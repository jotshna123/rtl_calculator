==> flow/design.v <==
module full_adder (
    input  a,
    input  b,
    input  cin,
    output sum,
    output cout
);
wire w1, w2, w3;
xor (w1, a, b);     
xor (sum, w1, cin);
and (w2, a, b);    
and (w3, w1, cin);
or  (cout, w2, w3);
endmodule
module calculator_top (
    input  [7:0]  A,
    input  [7:0]  B,
    input  [1:0]  OP,
    input         clk,
    input         start,
    output [15:0] RESULT,
    output        DONE,
    output        DIV_BY_ZERO
);
wire [7:0] add_sum;
wire       add_cout;
wire [7:0] sub_diff;
wire       sub_borrow;
wire [15:0] mul_product;
wire [7:0] div_quotient;
wire [7:0] div_remainder;
wire       div_done;
wire       div_zero;
ripple_adder_8bit ADDER (
    .A(A),
    .B(B),
    .CIN(1'b0),
    .SUM(add_sum),
    .COUT(add_cout)
);
subtractor_8bit SUBTRACTOR (
    .A(A),
    .B(B),
    .DIFF(sub_diff),
    .BORROW(sub_borrow)
);
multiplier_8bit MULTIPLIER (
    .A(A),
    .B(B),
    .PRODUCT(mul_product)
);
divider_8bit DIVIDER (
    .clk(clk),
    .start(start),
    .A(A),
    .B(B),
    .QUOTIENT(div_quotient),
    .REMAINDER(div_remainder),
    .DONE(div_done),
    .DIV_BY_ZERO(div_zero)
);
wire [15:0] add_out;
wire [15:0] sub_out;
wire [15:0] mul_out;
wire [15:0] div_out;
assign add_out = {7'b0, add_cout, add_sum};
assign sub_out = {7'b0, sub_borrow, sub_diff};
assign mul_out = mul_product;
assign div_out = {div_remainder, div_quotient};
assign DONE        = (OP == 2'b11) ? div_done : 1'b1;
assign DIV_BY_ZERO= (OP == 2'b11) ? div_zero : 1'b0;
mux4_1_rtl MUX (
    .d0(add_out),
    .d1(sub_out),
    .d2(mul_out),
    .d3(div_out),
    .s(OP),
    .y(RESULT)
);
endmodule
module divider_8bit (
    input        clk,
    input        start,
    input  [7:0] A,    
    input  [7:0] B,    
    output reg [7:0] QUOTIENT,
    output reg [7:0] REMAINDER,
    output reg       DONE,
    output reg       DIV_BY_ZERO
);
reg [7:0] rem_reg;
reg [7:0] div_reg;
reg [7:0] quo_reg;
reg       busy;
always @(posedge clk) begin
    if (start) begin
        if (B == 8'b0) begin
            DIV_BY_ZERO <= 1;
            DONE        <= 1;
            QUOTIENT   <= 8'b0;
            REMAINDER  <= 8'b0;
            busy       <= 0;
        end else begin
            DIV_BY_ZERO <= 0;
            DONE        <= 0;
            rem_reg    <= A;
            div_reg    <= B;
            quo_reg    <= 8'b0;
            busy       <= 1;
        end
    end
    else if (busy) begin
        if (rem_reg >= div_reg) begin
            rem_reg <= rem_reg - div_reg;
            quo_reg <= quo_reg + 1'b1;
        end else begin
            QUOTIENT  <= quo_reg;
            REMAINDER<= rem_reg;
            DONE     <= 1;
            busy     <= 0;
        end
    end
end
endmodule
module multiplier_8bit (
    input  [7:0] A,
    input  [7:0] B,
    output [15:0] PRODUCT
);
reg [15:0] result;
reg [15:0] a_shifted;
integer i;
always @(*) begin
    result = 16'b0;
    for (i = 0; i < 8; i = i + 1) begin
        if (B[i]) begin
            a_shifted = A << i;
            result = result + a_shifted;
        end
    end
end
assign PRODUCT = result;
endmodule
module mux4_1_rtl (
    input  [15:0] d0, d1, d2, d3,
    input  [1:0]  s,
    output reg [15:0] y
);
always @(*) begin
    case (s)
        2'b00: y = d0;
        2'b01: y = d1;
        2'b10: y = d2;
        2'b11: y = d3;
        default: y = 16'b0;
    endcase
end
endmodule
module ripple_adder_8bit (
    input  [7:0] A,
    input  [7:0] B,
    input        CIN,
    output [7:0] SUM,
    output       COUT
);
wire [7:0] c;   
full_adder FA0 (
    .a(A[0]),
    .b(B[0]),
    .cin(CIN),
    .sum(SUM[0]),
    .cout(c[0])
);
genvar i;
generate
    for (i = 1; i < 8; i = i + 1) begin : ADDER_CHAIN
        full_adder FA (
            .a(A[i]),
            .b(B[i]),
            .cin(c[i-1]),
            .sum(SUM[i]),
            .cout(c[i])
        );
    end
endgenerate
assign COUT = c[7];
endmodule
module subtractor_8bit (
    input  [7:0] A,
    input  [7:0] B,
    output [7:0] DIFF,
    output       BORROW
);
wire [7:0] B_inv;
wire cout;
assign B_inv = ~B;
ripple_adder_8bit ADDER (
    .A(A),
    .B(B_inv),
    .CIN(1'b1),    
    .SUM(DIFF),
    .COUT(cout)
);
assign BORROW = ~cout;
endmodule
# From RTL to reports: calculator_top
# Tool output for the design above, in the order of the flow.
# Line numbers count from 1 in the design file above.
# Operators: Yosys type, input widths -> output width; for muxes data width and select width s.
# Library cell names are shortened.
# A cell with n/a has no value.
[inputs]
top = "calculator_top"
clk_port = "clk"
cell_library = "sky130hd"
pvt_corner = "tt_025C_1v80"

# Elaborated design
# Source: Yosys, flattened and elaborated, memories not mapped. Widths are those after wreduce. Registers that Yosys merges into a memory's read port (data or address) are not register bits. Print and check cells do not count. Equal cells are merged and count once.
[op_classes]
muxes = 34
n_reduce_logical = 8
bitwise = 79
n_eq = 6
add_sub_neg = 9
n_cmp = 1
[ops]
columns = ["cell", "n"]
rows = [
  ["$mux 8", 16],
  ["$mux 16", 7],
  ["$pmux 16 s4", 1],
  ["$and 1x1->1", 30],
  ["$xor 1x1->1", 30],
  ["$add 16x10->16", 1],
  ["$add 16x11->16", 1],
  ["$add 16x12->16", 1],
  ["$add 16x13->16", 1],
  ["$add 16x14->16", 1],
  ["$add 16x15->16", 1],
  ["$or 1x1->1", 15],
  ["$add 8x9->10", 1],
  ["$mux 1", 10],
  ["$add 8x1->8 const B", 1],
  ["$sub 8x8->8", 1],
  ["$ge 8x8->1", 1],
  ["$not 8->8", 1],
  ["$logic_not 8->1", 1],
  ["$reduce_and 3->1", 2],
  ["$eq 2x2->1 const B", 2],
  ["$ne 2x2->1 const B", 2],
  ["$reduce_and 2->1", 2],
  ["$reduce_bool 2->1", 2],
  ["$not 1->1", 3],
  ["$eq 2x1->1 const B", 1],
  ["$ne 2x1->1 const B", 1],
  ["$logic_not 2->1", 1],
]
[word_totals]
out_inout_bits = 18
reg_bits = 43
inputBits = 20
elab_cells = 145

# Depth
# Longest topological path by Yosys (ltp), each cell counted once; first at word level (registers and memories cut), then after technology mapping (sequential cells cut; the memories' decode and read muxes count).
[logic_depth]
word_depth = 19
abc_area = 0
ltp_mapped = 47
depth_no_buf = 46

# Mapped cells and area
# The flow's flattened synthesis, as Yosys stat reports it; memories are mapped. The netlist is that of the ABC_AREA named above (0 if unset); the other value can give another one.
[synth_totals]
cell_count = 719
sequential_area_um2 = 1281.2
mapped_area_um2 = 6326.1
buf_cells = 23
ffs = 43
[types]
columns = ["type", "n", "type_area_um2"]
rows = [
  ["edfxtp_1", 42, 1261.21],
  ["ha_1", 67, 838.304],
  ["fa_1", 22, 440.422],
  ["nor2_1", 60, 225.216],
  ["nand2_1", 53, 198.941],
  ["o21ai_0", 39, 195.187],
  ["a21oi_1", 36, 180.173],
  ["inv_1", 47, 176.419],
  ["a21o_1", 21, 157.651],
  ["xnor2_1", 18, 157.651],
  ["nor2b_1", 24, 150.144],
  ["xor2_1", 17, 148.893],
  ["mux2_2", 12, 135.13],
  ["mux2i_1", 12, 120.115],
  ["nand3_1", 21, 105.101],
  ["o21a_1", 13, 97.594],
  ["clkbuf_8", 7, 96.342],
  ["a211oi_1", 12, 90.086],
]
# Other cell types: 63; their cells: 196.
# The figures by module come from a second, unflattened synthesis with its own total; it is not the netlist above.
[unflattened]
hier_cells = 652
hier_area_um2 = 6114.6
# Rows give one instance, submodules left out.
[modules]
columns = ["module", "mod_area_um2", "n_inst", "mod_seq_area_um2", "n_cells"]
rows = [
  ["multiplier_8bit", 3218.1, 1, 0.0, 436],
  ["divider_8bit", 2097.0, 1, 1281.2, 167],
  ["mux4_1_rtl", 424.2, 1, 0.0, 20],
  ["full_adder", 20.0, 16, 0.0, 1],
  ["subtractor_8bit", 37.5, 1, 0.0, 10],
  ["calculator_top", 17.5, 1, 0.0, 3],
  ["ripple_adder_8bit", 0.0, 2, 0.0, 0],
]

# Worst setup path after synthesis
# Path of least setup slack by OpenSTA after synthesis, without wires, with an ideal clock, recovery checks aside; 20% of the period is set as input and as output delay. Where synthesis merged equal registers, the netlist keeps one of their names.
[synth_path]
path_type = "input -> output"
start = "input A[1]"
end = "output RESULT[11]"
path_delay_ps = 8376
t_first_pin_ps = 3260
driving_pins = 41
t_arrival_ps = 11636
path_slack_ps = 1404
clock_period_ps = 16300
out_delay_ps = 3260
path_buffers = 0
required_ps = 13040
in_delay_ps = 3260
period_less_setup_slack_ps = 14896
# "path_delay_ps" is the arrival time less input delay plus setup time.
# A path that ends at an output port has no setup time.
# "driving_pins": output pins that drive a net of the path, with the launching flip-flop's if there is one; two outputs of one cell count as two.
# "period_less_setup_slack_ps" is the clock period less the worst setup slack; recovery checks do not enter. This is arithmetic on one report: input and output delays are still those of the set period (20% each).
# The rows between start and end are the longest chain of elaborated cells between them; the timing report does not say that the signal goes this way. Where chains are equally long, one stands for them.
# A line is the first line of the expression or statement that the cell stems from. Yosys adds cells for indexed reads and writes and turns some case tables into memories.
[synth_via]
path_cell_list = "inv_1 > nor2_1 > ha_1 > inv_1 > fa_1 > xor2_1 > nor2_1 > xnor2_1 > fa_1 > xnor2_1 > nor2_1 > a211oi_2 > inv_1 > ha_1 > a211oi_1 > o21ba_2 > o21ai_0 > o21a_1 > [5 not listed] > xnor2_1 > o211ai_1 > nor2_1 > ha_1 > a21o_1 > a31oi_1 > nand2_1 > xor2_1 > mux2_2 > ha_1 > or3_1 > a32o_1 > a21o_1 > ha_1 > o21a_1 > or2_2 > a221oi_1 > o211ai_1"
elab_chain_cells = 16
cells_between = 16
lines_between = 3
cone_classes = "7 x add/sub; 9 x mux"
[synth_rtl]
columns = ["element", "line", "text"]
rows = [
  ["from (decl)", 16, "input  [7:0]  A,"],
  ["$mux 8", 136, "if (B[i]) begin"],
  ["$add 8x9->10", 138, "result = result + a_shifted;"],
  ["$mux 16", 136, ""],
  ["$add 16x10->16", 138, ""],
  ["$mux 16", 136, ""],
  ["$add 16x11->16", 138, ""],
  ["$mux 16", 136, ""],
  ["[2 not listed]", "n/a", ""],
  ["$add 16x13->16", 138, ""],
  ["$mux 16", 136, ""],
  ["$add 16x14->16", 138, ""],
  ["$mux 16", 136, ""],
  ["$add 16x15->16", 138, ""],
  ["$mux 16", 136, ""],
  ["$pmux 16 s4", 150, "case (s)"],
  ["to (decl)", 21, "output [15:0] RESULT,"],
]

# Path in the finished layout
# Path of least setup slack in the final report of run A (OpenROAD, finished layout, wires in). Where an end is a register, its clock arrival counts in the times.
# The path's times are printed in steps of 10 ps; the period is the one set.
[layout_path]
path_type = "input -> output"
start = "input A[1]"
end = "output RESULT[14]"
t_arrival_ps = 13290
required_ps = 13840
path_slack_ps = 550
path_buffers = 2
out_delay_ps = 3460
clock_period_ps = 17300
driving_pins = 47
t_first_pin_ps = 3460
in_delay_ps = 3460
# The rows between start and end are the longest chain of elaborated cells between them; the timing report does not say that the signal goes this way. Where chains are equally long, one stands for them.
[layout_via]
path_cell_list = "clkdlybuf4s50_1 > inv_1 > nor2_1 > ha_2 > inv_1 > fa_2 > nand3b_1 > o311ai_4 > xor2_1 > a21o_1 > ha_1 > o21ai_0 > o21bai_1 > a21oi_1 > xor2_1 > a21oi_1 > ha_1 > o211a_1 > [11 not listed] > ha_1 > a21o_1 > or3_1 > a21oi_2 > nor2_1 > ha_1 > nor3_2 > o211ai_1 > nand2_1 > xnor2_1 > mux2_2 > ha_1 > nor3_2 > o21ai_0 > and3_1 > nor3_1 > a211o_1 > clkdlybuf4s50_1"
elab_chain_cells = 16
cells_between = 16
lines_between = 3
cone_classes = "7 x add/sub; 9 x mux"
[layout_rtl]
columns = ["element", "line", "text"]
rows = [
  ["from (decl)", 16, "input  [7:0]  A,"],
  ["$mux 8", 136, "if (B[i]) begin"],
  ["$add 8x9->10", 138, "result = result + a_shifted;"],
  ["$mux 16", 136, ""],
  ["$add 16x10->16", 138, ""],
  ["$mux 16", 136, ""],
  ["$add 16x11->16", 138, ""],
  ["$mux 16", 136, ""],
  ["[2 not listed]", "n/a", ""],
  ["$add 16x13->16", 138, ""],
  ["$mux 16", 136, ""],
  ["$add 16x14->16", 138, ""],
  ["$mux 16", 136, ""],
  ["$add 16x15->16", 138, ""],
  ["$mux 16", 136, ""],
  ["$pmux 16 s4", 150, "case (s)"],
  ["to (decl)", 21, "output [15:0] RESULT,"],
]

# Measured data: module calculator_top, platform sky130hd, 2 stored runs of the flow under differing settings, order arbitrary. Input and output delays are each 20% of the period that was set; the output load is 0.01 pF.
# By "period_reached_ps" is meant the clock period of the run minus its worst setup slack. This is arithmetic on one report: input and output delays are still those of the set period (20% each).
# "worst_path_time_ps" is the time allowed to the run's worst setup path (the clock period less input and output delay, where it has them) less its slack. Clock arrival times count: a late capture clock shortens it, a late launch clock lengthens it.
# "final_power_uw" is the tool's figure for a default switching activity; nothing was simulated.
# "worst_path_time_ps" is given in steps of 10 ps.

[[run]]
name = "run A"
[run.settings]
period_ns = 17.3
CORE_UTILIZATION = 44
CAP_MARGIN = 20
CORE_MARGIN = 2
SLEW_MARGIN = 20
[run.results]
finish.stdcell_area_um2 = 7138.1
ys_area_um2 = 6326.1
final_power_uw = 754.7
layout_utilization_frac = 0.51
worst_path_time_ps = 9830
critical_path_type = "input -> output"
ws_hold_ps = 580
period_reached_ps = 16749
die_footprint_um2 = 15352.4
worstSetupSlack_ps = 551
setupTns_ps = 0

[[run]]
name = "run B"
[run.settings]
period_ns = 22.6
CORE_UTILIZATION = 40
SETUP_SLACK_MARGIN = -1.18
PLACE_DENSITY_LB_ADDON = 0.23
CORE_ASPECT_RATIO = 1.72
CORE_MARGIN = 5
CELL_PAD_IN_SITES_DETAIL_PLACEMENT = 1
GPL_TIMING_DRIVEN = 1
SLEW_MARGIN = 35
MAX_ROUTING_LAYER = "met4"
CAP_MARGIN = 20
[run.results]
die_footprint_um2 = 18523.3
layout_utilization_frac = 0.444
worstSetupSlack_ps = 2195
ys_area_um2 = 6326.1
period_reached_ps = 20405
worst_path_time_ps = 11360
critical_path_type = "input -> output"
finish.stdcell_area_um2 = 6931.6
ws_hold_ps = 585
setupTns_ps = 0
final_power_uw = 563.9
